==> flow/design.v <==
`timescale 1ns / 1ps
module phase_acc
#(parameter M=32,N=5)
(input clk,
input rst, 
input signed [M-1:0] p_step,
output reg signed [M-1:0] phase);
localparam signed [M-1:0] pi=32'b01100100100001111110110101010001;
wire signed [M-1:0] phase_0 = phase - pi ;
always @(posedge clk)
begin
if(rst)
    begin
        phase <= 0;
    end
else
    begin
        phase <= (phase>pi)?phase_0 - pi: phase + p_step;           
    end
end
endmodule
* From RTL to reports: phase_acc
The steps from the RTL of phase_acc to its reports follow in flow order. Lines are those of the file above, counted from 1. Operators: Yosys type, input widths -> output width; for muxes data width and select width s. Not given: -
Inputs: top phase_acc, clock port clk, library sky130hd, corner tt_025C_1v80

* Elaborated design
Yosys after proc, flatten, opt, wreduce and memory -nomap, before mapping. Enables and synchronous resets that opt folds into registers are not counted as muxes. Memory bits, and registers merged into a memory's read port (data or address), are not among the register bits. Print and check cells are not counted. Equal cells are merged and count once.
Storage and ports: bits in registers 32, input bits 34, output and inout bits 32
Operators by class: add/subtract/negate cells 3, magnitude comparators 1, mux-type cells 1
Operators with widths (count):
- $sub 32x32->32 const B | 2
- $add 32x32->32 | 1
- $gt 32x32->1 const B | 1
- $mux 32 | 1

* Logic depth
Yosys ltp: most cells in a row. Word level: on the elaborated netlist, between registers, memories and ports. Mapped: between sequential cells and ports; inverters and the memories' decode and read muxes count.
Logic depth: depth in word-level cells 3, ABC_AREA 0, gate-level depth with buffers 11, gate-level depth less buffers 11

* After synthesis
Yosys stat after the flow's synthesis: flattened, memories mapped to cells. It holds for the ABC_AREA given above (unset counts as 0); a run with the other value may have another netlist. Totals and module areas in this step are rounded.
Mapped netlist: cells in the netlist 409, chip area (Yosys) 3301 µm², flip-flop cells 32, buffer cells 13
Cell types:
- sky130_fd_sc_hd__dfxtp_1 | count 32, area in all 640.614 µm²
- sky130_fd_sc_hd__ha_1 | count 32, area in all 400.384 µm²
- sky130_fd_sc_hd__xnor2_1 | count 31, area in all 271.51 µm²
- sky130_fd_sc_hd__a21oi_1 | count 40, area in all 200.192 µm²
- sky130_fd_sc_hd__nor2_1 | count 49, area in all 183.926 µm²
- sky130_fd_sc_hd__xor2_1 | count 16, area in all 140.134 µm²
- sky130_fd_sc_hd__a21o_1 | count 13, area in all 97.594 µm²
- sky130_fd_sc_hd__a211oi_1 | count 11, area in all 82.579 µm²
- sky130_fd_sc_hd__mux2i_1 | count 8, area in all 80.077 µm²
- sky130_fd_sc_hd__nand2_1 | count 21, area in all 78.826 µm²
- sky130_fd_sc_hd__o21ai_0 | count 12, area in all 60.058 µm²
- sky130_fd_sc_hd__o21a_1 | count 7, area in all 52.55 µm²
- sky130_fd_sc_hd__inv_1 | count 13, area in all 48.797 µm²
- sky130_fd_sc_hd__a31oi_1 | count 6, area in all 37.536 µm²
- sky130_fd_sc_hd__and3_1 | count 6, area in all 37.536 µm²
- sky130_fd_sc_hd__nand2b_1 | count 6, area in all 37.536 µm²
- sky130_fd_sc_hd__o31ai_1 | count 5, area in all 37.536 µm²
- sky130_fd_sc_hd__or3_1 | count 6, area in all 37.536 µm²
Not listed: further types 49, cells in them 95.

* Timing after synthesis
OpenSTA on the mapped netlist: ideal clock, no wires. The path of least setup slack (recovery checks aside). Input and output delay are each 20% of the period. Register names are those of the netlist, which keeps one name where synthesis merged equal registers.
Timing after synthesis: path type in2reg, start point in p_step[0], end point reg phase[26], clock period 5.12 ns, input delay 1.024 ns, library setup time 0.116 ns, arrival time 3.485 ns, required time 5.004 ns, slack 1.519 ns, path delay 2.577 ns, stages 11, period reached after synthesis 3.601 ns
"path delay" is the arrival time less input delay plus setup time. "stages" counts driving pins, that of a launching flip-flop among them; a cell with two outputs on the path counts twice. "period reached after synthesis" is the clock period less the worst setup slack; recovery checks do not enter. This is arithmetic on one report: input and output delays are still those of the set period (20% each). Between the ends stands the longest chain of elaborated cells between them, by number of cells; it is not shown to be the way that was timed. Of several equally long chains one is given. A line is the first line of the expression or statement that the cell stems from. Yosys adds cells for indexed reads and writes and turns some case tables into memories.
Between the ends, after synthesis: path through sky130_fd_sc_hd__ha_1 -> sky130_fd_sc_hd__fa_1 -> sky130_fd_sc_hd__a21o_2 -> sky130_fd_sc_hd__a221oi_4 -> sky130_fd_sc_hd__a211oi_4 -> sky130_fd_sc_hd__a41o_1 -> sky130_fd_sc_hd__o31ai_2 -> sky130_fd_sc_hd__a21oi_1 -> sky130_fd_sc_hd__o211a_1 -> sky130_fd_sc_hd__o41ai_2 -> sky130_fd_sc_hd__and3b_1, cells in the longest elaborated chain 2
Ends and longest elaborated chain, after synthesis:
- start, declared | line 6 | input signed [M-1:0] p_step,
- $add 32x32->32 | line 18 | phase <= (phase>pi)?phase_0 - pi: phase + p_step;
- $mux 32 | line 18
- end, assigned | line 14 | phase <= 0;
- end, assigned | line 18
- end, declared | line 7 | output reg signed [M-1:0] phase);

* Path in the finished layout
From the final timing report of stored run 2: the path of least setup slack in the routed layout; clock arrival at registers is part of the times.
Timing post-layout: path type reg2reg, start point reg phase[0], end point reg phase[26], clock period 2.45 ns, library setup time 0.10 ns, arrival time 2.98 ns, required time 2.63 ns, slack -0.34 ns, stages 12
Between the ends stands the longest chain of elaborated cells between them, by number of cells; it is not shown to be the way that was timed. Of several equally long chains one is given.
Between the ends, post-layout: path through sky130_fd_sc_hd__dfxtp_2 -> sky130_fd_sc_hd__ha_4 -> sky130_fd_sc_hd__fa_2 -> sky130_fd_sc_hd__a21o_4 -> sky130_fd_sc_hd__a221oi_4 -> sky130_fd_sc_hd__a211oi_4 -> sky130_fd_sc_hd__a41o_1 -> sky130_fd_sc_hd__o31ai_4 -> sky130_fd_sc_hd__a21oi_2 -> sky130_fd_sc_hd__o211a_1 -> sky130_fd_sc_hd__o41ai_2 -> sky130_fd_sc_hd__and3b_1, cells in the longest elaborated chain 3
Ends and longest elaborated chain, post-layout:
- start, declared | line 7 | output reg signed [M-1:0] phase);
- start, assigned | line 14 | phase <= 0;
- start, assigned | line 18 | phase <= (phase>pi)?phase_0 - pi: phase + p_step;
- $sub 32x32->32 | line 9 | wire signed [M-1:0] phase_0 = phase - pi ;
- $sub 32x32->32 | line 18
- $mux 32 | line 18
- end, assigned | line 14
- end, assigned | line 18
- end, declared | line 7

==> results <==
Measured results for phase_acc: 2 stored runs of the Yosys and OpenROAD flow on sky130hd. The settings differ; the order carries no meaning. The constraints put input and output delay at 20% of the set period each and load the outputs with 0.01 pF.
"reached clock period": clock period set for the run, less the worst setup slack. It is reckoned from that one timing run; input and output delays stay at 20% of the period that was set.
"worst path time" means the part of the period allowed to the worst setup path (the constraints hold back 20% at inputs and 20% at outputs) less its slack; where the path has registers, the arrival times of their clocks count too.
"power" rests on the timing tool's default activity at the inputs, not on a simulated workload.
Values from the reports are rounded here.

* Stored run 1 | settings: period_ns 1.91; CORE_UTILIZATION 72; SETUP_SLACK_MARGIN 0.19; PLACE_DENSITY_LB_ADDON 0.13; CORE_ASPECT_RATIO 0.92; CELL_PAD_IN_SITES_GLOBAL_PLACEMENT 2; TNS_END_PERCENT 5; GPL_TIMING_DRIVEN 1; CTS_CLUSTER_SIZE 97; MIN_ROUTING_LAYER met1; CAP_MARGIN 20; CORE_MARGIN 2; SLEW_MARGIN 20 | did not finish, placement stopped with FLW-0024
* Stored run 2 | settings: period_ns 2.45; CORE_UTILIZATION 21; SETUP_SLACK_MARGIN 0.06; PLACE_DENSITY_LB_ADDON 0.21; CORE_ASPECT_RATIO 0.9; CELL_PAD_IN_SITES_GLOBAL_PLACEMENT 0; TNS_END_PERCENT 10; GPL_ROUTABILITY_DRIVEN 0; MIN_ROUTING_LAYER met1; CAP_MARGIN 20; CORE_MARGIN 2; SLEW_MARGIN 20 | results: Yosys chip area after synthesis 3301 µm²; die footprint 16740 µm²; std-cell area (final layout) 5479 µm²; post-layout utilization 35.6%; worst setup slack after layout -0.342 ns; setup TNS -1.962 ns; power 6693 µW; reached clock period 2.792 ns; worst path time 2.79 ns; worst path kind reg2reg
